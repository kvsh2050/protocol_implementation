==> flow/design.v <==
module uart_rx#(parameter BAUD_RATE = 9600, CLOCK_MHZ = 10_000_000)(
    input clk,
    input rst,                                   
    input bits,                                  
    output [7:0] data_out,                        
    output data_valid,                        
    input data_ready
);
localparam CLOCKS_PER_BIT= CLOCK_MHZ/BAUD_RATE;
localparam IDLE      = 'd0,
           START     = 'd1,
           DATA_BITS = 'd2,
           STOP_BIT  = 'd3;
reg [7:0] bits_reg;          
reg [10:0] counter_1;
reg [2:0] counter_2; 
reg [2:0] state;
reg done_flag;
always @(posedge clk) begin
    if (rst) begin
        state <= IDLE;
        bits_reg <= 8'b0;
        counter_1 <= 8'b0;
        counter_2 <= 8'b0;  
        done_flag <= 1'b0;  
    end else begin
        done_flag <= 1'b0;  
        case (state)
            IDLE: begin
                counter_1 <= 0;
                bits_reg <= 8'b0;  
                if (bits == 0) begin  
                    state <= START;
                end
                else begin
                    state <= IDLE;  
                end
            end
            START: begin
                if (counter_1 == (CLOCKS_PER_BIT - 1)/2) begin
                    if(bits == 0) begin
                        counter_1 <= 0;  
                        state <= DATA_BITS;  
                    end else begin
                        state <= IDLE;  
                    end
                end
                else begin
                    counter_1 <= counter_1 + 1;  
                    state <= START;  
                end 
            end
            DATA_BITS: begin
                if (counter_1 < CLOCKS_PER_BIT - 1) begin
                    counter_1 <= counter_1 + 1;
                    state <= DATA_BITS;  
                end else begin
                    counter_1 <= 0;  
                    bits_reg[counter_2] <= bits;  
                    if (counter_2 < 7) begin
                        counter_2 <= counter_2 + 1;  
                        state <= DATA_BITS;  
                    end else begin
                        state <= STOP_BIT;  
                        counter_2 <= 0;  
                    end
                end
            end
            STOP_BIT: begin
                if (counter_1 < CLOCKS_PER_BIT - 1) begin
                    counter_1 <= counter_1 + 1;
                    state <= STOP_BIT;  
                end else begin
                    state <= IDLE;  
                    done_flag <= 1'b1;  
                end
            end
            default: state <= IDLE;  
        endcase
    end
end
assign data_out = (data_valid && data_ready)? bits_reg : 8'b0;  
assign data_valid = done_flag;  
endmodule
module uart_top#(BAUD_RATE = 9600, CLOCK_MHZ = 10_00_000)(
    input clk,
    input rst,
    input [7:0] data_cpu_tx,
    input data_cpu_tx_valid,                         
    output data_cpu_tx_ready,                        
    output [7:0] data_cpu_rx,                        
    output data_cpu_rx_valid,                        
    input data_cpu_rx_ready,                         
    output tx_out,                                   
    input rx_out                                     
);
wire rx_bits;
wire tx_bits;
wire [7:0] rx_cpu_data;
wire rx_cpu_valid;
wire rx_cpu_ready;
wire tx_cpu_ready;
wire [7:0] tx_cpu_data;
wire tx_cpu_valid;
assign tx_out =  tx_bits;
assign rx_bits = rx_out; 
assign tx_cpu_data = data_cpu_tx;
assign tx_cpu_valid = data_cpu_tx_valid;
assign data_cpu_tx_ready = tx_cpu_ready;  
assign data_cpu_rx = rx_cpu_data;  
assign data_cpu_rx_valid = rx_cpu_valid;  
assign rx_cpu_ready = data_cpu_rx_ready;  
uart_rx#(.BAUD_RATE(BAUD_RATE), .CLOCK_MHZ(CLOCK_MHZ))rx(
    .clk(clk),
    .rst(rst),                                      
    .bits(rx_bits),                                  
    .data_out(rx_cpu_data),                             
    .data_valid(rx_cpu_valid),                           
    .data_ready(rx_cpu_ready)                            
);
uart_tx#(.BAUD_RATE(BAUD_RATE), .CLOCK_MHZ(CLOCK_MHZ))tx(
    .clk(clk),
    .rst(rst),
    .bits(tx_bits),
    .data_in(tx_cpu_data),          
    .data_valid(tx_cpu_valid),       
    .data_ready_o(tx_cpu_ready)      
);
endmodule
module uart_tx#(parameter BAUD_RATE = 9600, CLOCK_MHZ = 10_000_000)(
    input  clk,
    input  rst,
    output bits,
    input  [7:0] data_in,  
    input  data_valid,  
    output data_ready_o  
);
    localparam CLOCKS_PER_BIT = CLOCK_MHZ/BAUD_RATE;
    localparam IDLE = 0, START=1, DATA =2, STOP =3;
    reg [1:0] state;
    reg [7:0] data_bit;      
    reg bit_out;
    reg [10:0] counter_1 = 0;  
    reg [2:0] counter_2 = 0;  
    reg data_ready;
    always@(posedge clk) begin
        if(rst) begin
            bit_out <= 1'b1;  
            state <= IDLE;  
            counter_1 <= 0;  
            counter_2 <= 0;  
        end else begin
            case(state) 
                IDLE: begin
                    bit_out <= 1'b1;  
                    data_ready <= 1'b1;
                    if(data_valid && data_ready) begin 
                        data_bit <= data_in;  
                        counter_1 <= 0;  
                        state <= START;  
                    end else begin 
                        counter_1 <= 0;  
                        state <= IDLE;  
                    end 
                end
                START: begin
                    bit_out <= 1'b0;
                    data_ready <= 1'b0;  
                    if(counter_1 < CLOCKS_PER_BIT - 1) begin
                        counter_1 <= counter_1 + 1;  
                        state <= START;  
                    end else begin
                        counter_1 <= 0;  
                        state <= DATA;  
                    end
                end
                DATA: begin
                    bit_out <= data_bit[counter_2];  
                    data_ready <= 1'b0;  
                    if(counter_1 < CLOCKS_PER_BIT - 1) begin
                        counter_1 <= counter_1 + 1;  
                        state <= DATA;  
                    end else begin
                        counter_1 <= 0;  
                        if(counter_2 < 7) begin
                            counter_2 <= counter_2 + 1;  
                            state <= DATA;  
                        end else begin
                            counter_2 <= 0;  
                            state <= STOP;  
                        end
                    end
                end 
                STOP: begin
                    bit_out <= 1'b1;  
                    data_ready <= 1'b0;  
                    if(counter_1 < CLOCKS_PER_BIT - 1) begin
                        counter_1 <= counter_1 + 1;  
                        state <= STOP;  
                    end else begin
                        counter_1 <= 0;  
                        state <= IDLE;  
                    end
                end 
            endcase
        end 
    end
    assign bits = bit_out;
    assign data_ready_o = data_ready;  
endmodule
== From RTL to reports: uart_top ==
The steps from the RTL of uart_top to its reports follow in flow order.
Lines are those of the file above, counted from 1.
Not given: n/a

* Design top: uart_top
* Clock: clk
* Cell library: sky130hd
* Library corner: tt_025C_1v80

== Word level ==
Counts by Yosys on the flattened word-level netlist (proc, flatten, opt, wreduce; memories kept). Register bits leave out memories and registers merged into their read ports (data or address). Print and check cells are left out. Cells with the same type and inputs are merged into one.

* Flip-flop bits (word level): 52
* Input bits: 13
* Output and inout bits: 11
* Elaborated cells: 82

* Bitwise logic cells: 7
* Shift-type cells: 3
* Reductions and logical operators: 14
* Order comparisons: 4
* Equal/unequal tests: 10
* Add/subtract/negate cells: 5
* Multiplexer cells: 28

{| class="wikitable"
|+ Operators by type and width
! kind !! count
|-
| 11-bit 2-to-1 mux || 5
|-
| 11-bit parallel mux with 4-bit select || 1
|-
| 11-bit by 1-bit adder with 11-bit output with constant B || 2
|-
| 11-bit by 7-bit less-than comparator with 1-bit output with constant B || 2
|-
| 11-bit parallel mux with 2-bit select || 1
|-
| 8-bit parallel mux with 2-bit select || 1
|-
| 8-bit 2-to-1 mux || 2
|-
| 3-bit parallel mux with 4-bit select || 1
|-
| 3-bit 2-to-1 mux || 4
|-
| 11-bit by 6-bit equality test with 1-bit output with constant B || 1
|-
| 2-bit 2-to-1 mux || 5
|-
| 1-bit by 4-bit variable shift with 8-bit output || 1
|-
| 1-bit by 4-bit variable shift with 8-bit output with constant A || 1
|-
| 8-bit by 3-bit indexed select with 1-bit output || 1
|-
| 8-bit AND || 1
|-
| 8-bit bitwise OR || 1
|-
| 8-bit NOT || 1
|-
| 2-bit parallel mux with 4-bit select || 1
|-
| 2-bit AND reduction || 3
|-
| 3-bit by 1-bit adder with 3-bit output with constant B || 2
|-
| 3-bit by 2-bit equality test with 1-bit output with constant B || 2
|-
| 3-bit less-than comparator with constant B || 2
|-
| 3-bit AND reduction || 2
|-
| 1-bit 2-to-1 mux || 5
|-
| 1-bit NOT || 4
|-
| 2-bit equality test with constant B || 2
|-
| 2-bit OR reduction || 2
|-
| 3-bit negator with 4-bit output || 1
|}

Not listed: further kinds 13, cells in them 14.

== Logic depth ==
Yosys ltp: most cells in a row. Word level: on the elaborated netlist, between registers, memories and ports. Mapped: between sequential cells and ports; inverters and the memories' decode and read muxes count.

* Depth after elaboration: 7
* ABC_AREA: 0
* Gate-level depth with buffers: 9
* Gate-level depth less buffers: 7

== After synthesis ==
The flow's flattened synthesis, as Yosys stat reports it; memories are mapped. The netlist is that of the ABC_AREA named above (0 if unset); the other value can give another one.

* Buffers: 14
* Mapped area: 2,556.2 µm²
* Mapped cells: 277
* Flip-flop cells: 55
* Sequential part of the area: 1,191.1 µm²

{| class="wikitable"
|+ Cells by type
! cell !! count !! total area (µm²)
|-
| sky130_fd_sc_hd__dfxtp_1 || 46 || 920.883
|-
| sky130_fd_sc_hd__edfxtp_1 || 9 || 270.259
|-
| sky130_fd_sc_hd__nand3_1 || 24 || 120.115
|-
| sky130_fd_sc_hd__a21oi_1 || 22 || 110.106
|-
| sky130_fd_sc_hd__nand2_1 || 26 || 97.594
|-
| sky130_fd_sc_hd__ha_1 || 7 || 87.584
|-
| sky130_fd_sc_hd__and3_1 || 13 || 81.328
|-
| sky130_fd_sc_hd__nor2_1 || 20 || 75.072
|-
| sky130_fd_sc_hd__mux4_2 || 2 || 45.043
|-
| sky130_fd_sc_hd__a31oi_1 || 7 || 43.792
|-
| sky130_fd_sc_hd__a32o_1 || 4 || 40.038
|-
| sky130_fd_sc_hd__o21ai_0 || 8 || 40.038
|-
| sky130_fd_sc_hd__xnor2_1 || 4 || 35.034
|-
| sky130_fd_sc_hd__nor4_1 || 5 || 31.28
|-
| sky130_fd_sc_hd__clkbuf_1 || 8 || 30.029
|-
| sky130_fd_sc_hd__nor3_1 || 6 || 30.029
|-
| sky130_fd_sc_hd__a311oi_1 || 3 || 26.275
|-
| sky130_fd_sc_hd__inv_1 || 7 || 26.275
|}

Other cell types: 35; their cells: 56.
The figures by module come from a second, unflattened synthesis with its own total; it is not the netlist above.

* Cells (unflattened synthesis): 273
* Area total of the unflattened synthesis: 2,675.1 µm²

Rows give one instance, submodules left out.

{| class="wikitable"
|+ By module
! module !! instances !! cells !! area (µm²)
|-
| uart_rx || 1 || 183 || 1,577.8
|-
| uart_tx || 1 || 90 || 1,097.3
|-
| uart_top || 1 || 0 || 0.0
|}

== Worst setup path after synthesis ==
Path of least setup slack by OpenSTA after synthesis, without wires, with an ideal clock, recovery checks aside; 20% of the period is set as input and as output delay. Where synthesis merged equal registers, the netlist keeps one of their names.

* Path type: register to register
* Start: register rx.counter_1[0]
* End: register rx.counter_1[10]
* Data arrival time: 2.021 ns
* Required time: 2.548 ns
* Period: 2.68 ns
* Delay of the path: 2.153 ns
* Driving pins on the path: 9
* Time at the first pin: 0.000 ns
* Library setup time: 0.132 ns
* Slack: 0.527 ns
* Period reached after synthesis: 2.153 ns

"delay of the path" = arrival - input delay + setup time.
"driving pins on the path" counts driving pins, that of a launching flip-flop among them; a cell with two outputs on the path counts twice.
"period reached after synthesis" = period - worst setup slack (recovery checks aside). The figure is calculated, with input and output delays left at 20% of the set period.
The rows between start and end are the longest chain of elaborated cells between them; the timing report does not say that the signal goes this way. Where chains are equally long, one stands for them.
Each line given opens the expression or statement behind the cell; cells for indexed reads and writes are added by Yosys, which also makes memories of some case tables.
At most two assigning lines are given for a register; there are more.

* Path through: sky130_fd_sc_hd__dfxtp_1 sky130_fd_sc_hd__ha_1 sky130_fd_sc_hd__or4bb_1 sky130_fd_sc_hd__or3_4 sky130_fd_sc_hd__a221o_1 sky130_fd_sc_hd__buf_6 sky130_fd_sc_hd__buf_8 sky130_fd_sc_hd__a22oi_2 sky130_fd_sc_hd__a21oi_1
* Cells in the longest elaborated chain: 3
* Elaborated cells on any way between the ends: 10

{| class="wikitable"
|+ RTL lines, path post-synthesis
! element !! line !! text
|-
| from (decl) || 15 || <nowiki>reg [10:0] counter_1;</nowiki>
|-
| from (assign) || 49 || <nowiki>counter_1 <= counter_1 + 1;</nowiki>
|-
| from (assign) || 55 || <nowiki>counter_1 <= counter_1 + 1;</nowiki>
|-
| 11-bit by 1-bit adder with 11-bit output || 71 || <nowiki>counter_1 <= counter_1 + 1;</nowiki>
|-
| 11-bit 2-to-1 mux || 70 || <nowiki>if (counter_1 < CLOCKS_PER_BIT - 1) begin</nowiki>
|-
| 11-bit parallel mux with 4-bit select || 28 || <nowiki>case (state)</nowiki>
|-
| to (assign) || 49 ||
|-
| to (assign) || 55 ||
|-
| to (decl) || 15 ||
|}

== Path in the finished layout ==
Path of least setup slack in the final report of flow run A (OpenROAD, finished layout, wires in). Where an end is a register, its clock arrival counts in the times.

* Path type: register to register
* Start: register rx.counter_1[7]
* End: register rx.counter_1[2]
* Slack: 0.90 ns
* Driving pins on the path: 6
* Data arrival time: 2.36 ns
* Required time: 3.27 ns
* Period: 3.1 ns
* Time at the first pin: 0.29 ns
* Library setup time: 0.13 ns

The rows between start and end are the longest chain of elaborated cells between them; the timing report does not say that the signal goes this way. Where chains are equally long, one stands for them.
At most two assigning lines are given for a register; there are more.

* Path through: sky130_fd_sc_hd__dfxtp_1 sky130_fd_sc_hd__or4_4 sky130_fd_sc_hd__or3_4 sky130_fd_sc_hd__a221o_4 sky130_fd_sc_hd__a31oi_4 sky130_fd_sc_hd__a311oi_1
* Cells in the longest elaborated chain: 3
* Elaborated cells on any way between the ends: 9

{| class="wikitable"
|+ RTL lines, path post-layout
! element !! line !! text
|-
| from (decl) || 15 || <nowiki>reg [10:0] counter_1;</nowiki>
|-
| from (assign) || 49 || <nowiki>counter_1 <= counter_1 + 1;</nowiki>
|-
| from (assign) || 55 || <nowiki>counter_1 <= counter_1 + 1;</nowiki>
|-
| 11-bit by 7-bit less-than comparator with 1-bit output || 70 || <nowiki>if (counter_1 < CLOCKS_PER_BIT - 1) begin</nowiki>
|-
| 11-bit 2-to-1 mux || 70 ||
|-
| 11-bit parallel mux with 4-bit select || 28 || <nowiki>case (state)</nowiki>
|-
| to (assign) || 49 ||
|-
| to (assign) || 55 ||
|-
| to (decl) || 15 ||
|}

--- measured runs ---
Top module uart_top; platform sky130hd; tools Yosys and OpenROAD; 2 stored runs in no particular order. Input and output delays are each 20% of the period that was set; the output load is 0.01 pF.
By "achieved clock period" is meant the clock period of the run minus its worst setup slack. This is arithmetic on one report: input and output delays are still those of the set period (20% each).
"power": no workload was simulated; the value follows from the tool's default switching activity.

Flow run A
==> flow/run.sh <==
#!/bin/bash
# the make line also repeats the synthesis and layout settings of config.mk as NAME=value (left out here)
make -C /OpenROAD-flow-scripts/flow DESIGN_CONFIG=/design/flow/config.mk WORK_HOME=/design/flow/orfs CLKGATE_MAP_FILE= finish
==> flow/config.mk <==
export PLATFORM = sky130hd
export DESIGN_NAME = uart_top
export DESIGN_NICKNAME = uart_top
export VERILOG_FILES = /design/flow/design.v
export SDC_FILE = /design/flow/constraint.sdc
export NUM_CORES = 4
export LEC_CHECK = 0
export CAP_MARGIN = 35
export CORE_ASPECT_RATIO = 1.27
export CORE_MARGIN = 2
export CORE_UTILIZATION = 27
export CTS_CLUSTER_DIAMETER = 91
export CTS_CLUSTER_SIZE = 28
export GPL_ROUTABILITY_DRIVEN = 1
export MIN_ROUTING_LAYER = met2
export PLACE_DENSITY_LB_ADDON = 0.24
export SETUP_SLACK_MARGIN = 0.92
export SLEW_MARGIN = 20
==> flow/constraint.sdc <==
create_clock -name core_clock -period 3.1 [get_ports {clk}]
set_input_delay 0.6200 -clock core_clock [delete_from_list [all_inputs] [get_ports {clk}]]
set_output_delay 0.6200 -clock core_clock [all_outputs]
set_load 0.01 [all_outputs]

==> results of flow run A <==
chip area after synthesis (Yosys): 2,556.2 µm²
die area: 10,267.1 µm²
standard-cell area of the final layout: 3,191.8 µm²
worst setup slack after layout: 0.903 ns
total negative slack: 0.000 ns
worst hold slack: 0.463 ns
power: 1.419 mW
achieved clock period: 2.197 ns

Flow run B
==> flow/run.sh <==
#!/bin/bash
# the make line also repeats the synthesis and layout settings of config.mk as NAME=value (left out here)
make -C /OpenROAD-flow-scripts/flow DESIGN_CONFIG=/design/flow/config.mk WORK_HOME=/design/flow/orfs CLKGATE_MAP_FILE= finish
==> flow/config.mk <==
export PLATFORM = sky130hd
export DESIGN_NAME = uart_top
export DESIGN_NICKNAME = uart_top
export VERILOG_FILES = /design/flow/design.v
export SDC_FILE = /design/flow/constraint.sdc
export NUM_CORES = 4
export LEC_CHECK = 0
export ABC_AREA = 1
export CAP_MARGIN = 0
export CORE_MARGIN = 2
export CORE_UTILIZATION = 29
export CTS_CLUSTER_DIAMETER = 347
export CTS_CLUSTER_SIZE = 15
export GPL_ROUTABILITY_DRIVEN = 1
export MAX_ROUTING_LAYER = met5
export PLACE_DENSITY_LB_ADDON = 0.1
export SETUP_SLACK_MARGIN = -0.14
export SLEW_MARGIN = 35
==> flow/constraint.sdc <==
create_clock -name core_clock -period 1.5 [get_ports {clk}]
set_input_delay 0.3000 -clock core_clock [delete_from_list [all_inputs] [get_ports {clk}]]
set_output_delay 0.3000 -clock core_clock [all_outputs]
set_load 0.01 [all_outputs]

==> results of flow run B <==
chip area after synthesis (Yosys): 2,798.9 µm²
die area: 10,453.0 µm²
standard-cell area of the final layout: 3,590.9 µm²
worst setup slack after layout: -0.079 ns
total negative slack: -0.431 ns
worst hold slack: 0.468 ns
power: 2.699 mW
achieved clock period: 1.579 ns
--- end ---
